==> flow/design.v <==
`timescale 1ns / 1ps
module decoder(input [5:0]add,input clk,
               output reg [7:0]row,col);
      always@(posedge clk)
      begin
      case(add[2:0])
      3'b000 : row = 8'b00000001;
      3'b001 : row = 8'b00000010;
      3'b010 : row = 8'b00000100;
      3'b011 : row = 8'b00001000;
      3'b100 : row = 8'b00010000;
      3'b101 : row = 8'b00100000;
      3'b110 : row = 8'b01000001;
      3'b111 : row = 8'b10000001;
      endcase
      case(add[5:3])
      3'b000 : col = 8'b00000001;
      3'b001 : col = 8'b00000010;
      3'b010 : col = 8'b00000100;
      3'b011 : col = 8'b00001000;
      3'b100 : col = 8'b00010000;
      3'b101 : col = 8'b00100000;
      3'b110 : col = 8'b01000000;
      3'b111 : col = 8'b10000000;
      endcase
      end
endmodule
[Reports on decoder]
The steps from the RTL of decoder to its reports follow in flow order.
Line numbers count from 1 in the design file above.
Operators: Yosys type, input widths -> output width; for muxes data width and select width s.
Library cell names are shortened.
Not given: n/a
Inputs
  top: decoder
  clock port: clk
  standard-cell library: sky130hd
  timing corner: tt_025C_1v80

[Elaborated design]
Counts by Yosys on the flattened word-level netlist (proc, flatten, opt, wreduce; memories kept). Register bits leave out memories and registers merged into their read ports (data or address); mux counts leave out enables and synchronous resets folded into registers. Print and check cells are left out. Cells with the same type and inputs are merged into one.
Yosys's memory passes give these memory sizes; they may raise the number of words (mostly to a power of two), join words into wider ones and drop unused or constant bits.
Storage and ports
  memory bits (read-only): 128
  memories kept: 2
  clocked read ports x word width: 16
  bits in registers: 0
  output and inout bits: 16
Memory list
  (name not given): depth 8, bits a word 8, read ports 1, wr ports 0, RTL line 6  | case(add[2:0])
  (name not given): depth 8, bits a word 8, read ports 1, wr ports 0, RTL line 16  | case(add[5:3])

[Depth]
Depth = most cells in a row (Yosys ltp): at word level without a register or memory, in the mapped netlist without a sequential cell, where the memories' decode and read muxes count.
Depth
  depth after elaboration: 0
  ABC_AREA: 1
  depth in mapped cells: 3
  mapped depth without buffers: 3

[Netlist]
Yosys stat after the flow's synthesis: flattened, memories mapped to cells. It holds for the ABC_AREA given above (unset counts as 0); a run with the other value may have another netlist.
Mapped netlist
  synthesis area: 441.7 um^2
  flip-flops: 16
  cells in the netlist: 46
Cell types (number)
  dfxtp_1: 16
  nor2_1: 13
  nand2_1: 8
  inv_1: 5
  nor3_1: 2
  nor3_2: 1
  inv_2: 1

[Timing after synthesis]
Path of least setup slack by OpenSTA after synthesis, without wires, with an ideal clock, recovery checks aside; 20% of the period is set as input and as output delay. Where synthesis merged equal registers, the netlist keeps one of their names.
Timing post-synthesis
  path kind: reg2out
  from: reg col[0]
  to: out col[0]
  output delay: 0.176 ns
  arrival: 0.331 ns
  path delay: 0.331 ns
  slack: 0.373 ns
  path buffers: 0
  required time: 0.704 ns
  period: 0.88 ns
  stages on the path: 1
  period reached after synthesis: 0.507 ns
"path delay" is the arrival time less input delay plus setup time.
A path that ends at an output port has no setup time.
"stages on the path": output pins that drive a net of the path, with the launching flip-flop's if there is one; two outputs of one cell count as two.
"period reached after synthesis" = period - worst setup slack (recovery checks aside). The figure is calculated, with input and output delays left at 20% of the set period.
A register here has more assigning lines than the two given.
Between the ends, post-synthesis
  cells stage by stage: dfxtp_1
  length of the longest elaborated chain: 0
  elaborated cells between the ends (all ways): 0
  RTL lines with such cells: 0
RTL lines, path post-synthesis
  start, declared: RTL line 3  | output reg [7:0]row,col);
  start, assigned: RTL line 17  | 3'b000 : col = 8'b00000001;
  start, assigned: RTL line 18  | 3'b001 : col = 8'b00000010;
  end, declared: RTL line 3

[Path in the finished layout]
From the final timing report of stored run 1: the path of least setup slack in the routed layout; clock arrival at registers is part of the times.
Timing post-layout
  path kind: reg2out
  from: reg row[6]
  to: out row[6]
  path buffers: 1
  period: 1.01 ns
  slack: 0.06 ns
  arrival: 0.75 ns
  required time: 0.81 ns
  stages on the path: 2
  output delay: 0.20 ns
A register here has more assigning lines than the two given.
Between the ends, post-layout
  cells stage by stage: dfxtp_1 > buf_2
  length of the longest elaborated chain: 0
  elaborated cells between the ends (all ways): 0
  RTL lines with such cells: 0
RTL lines, path post-layout
  start, declared: RTL line 3  | output reg [7:0]row,col);
  start, assigned: RTL line 7  | 3'b000 : row = 8'b00000001;
  start, assigned: RTL line 8  | 3'b001 : row = 8'b00000010;
  end, declared: RTL line 3

Memo
Re: implementation data of decoder

Design decoder on sky130hd. What follows are 2 stored runs of the flow, each under its own settings; their order means nothing. The constraints put input and output delay at 20% of the set period each and load the outputs with 0.01 pF.
"worst path time" means the part of the period allowed to the worst setup path (the constraints hold back 20% at inputs and 20% at outputs) less its slack; where the path has registers, the arrival times of their clocks count too.
"power" is the tool's figure for a default switching activity; nothing was simulated.

==> stored run 1: settings <==
{ "period_ns": 1.01, "CORE_UTILIZATION": 41, "PLACE_DENSITY_LB_ADDON": 0.1, "ABC_AREA": 1, "GPL_TIMING_DRIVEN": 1, "CTS_CLUSTER_DIAMETER": 213, "CAP_MARGIN": 20, "CORE_MARGIN": 2, "SLEW_MARGIN": 20 }
==> stored run 1: results <==
cell area after synthesis: 441.7 um^2
worst hold slack in the final report: 0.504 ns
post-layout utilization: 0.658
die footprint: 1,355.7 um^2
power: 1.128 mW
worst setup slack after layout: 0.061 ns
worst path time: 0.75 ns
worst setup path type: reg2out

==> stored run 2: settings <==
{ "period_ns": 0.512, "CORE_UTILIZATION": 51, "PLACE_DENSITY": 0.93, "TNS_END_PERCENT": 20, "GPL_TIMING_DRIVEN": 1, "CTS_CLUSTER_DIAMETER": 125, "CAP_MARGIN": 20, "CORE_MARGIN": 2, "SLEW_MARGIN": 20 }
==> stored run 2: results <==
unfinished; error PDN-0185 in floorplanning
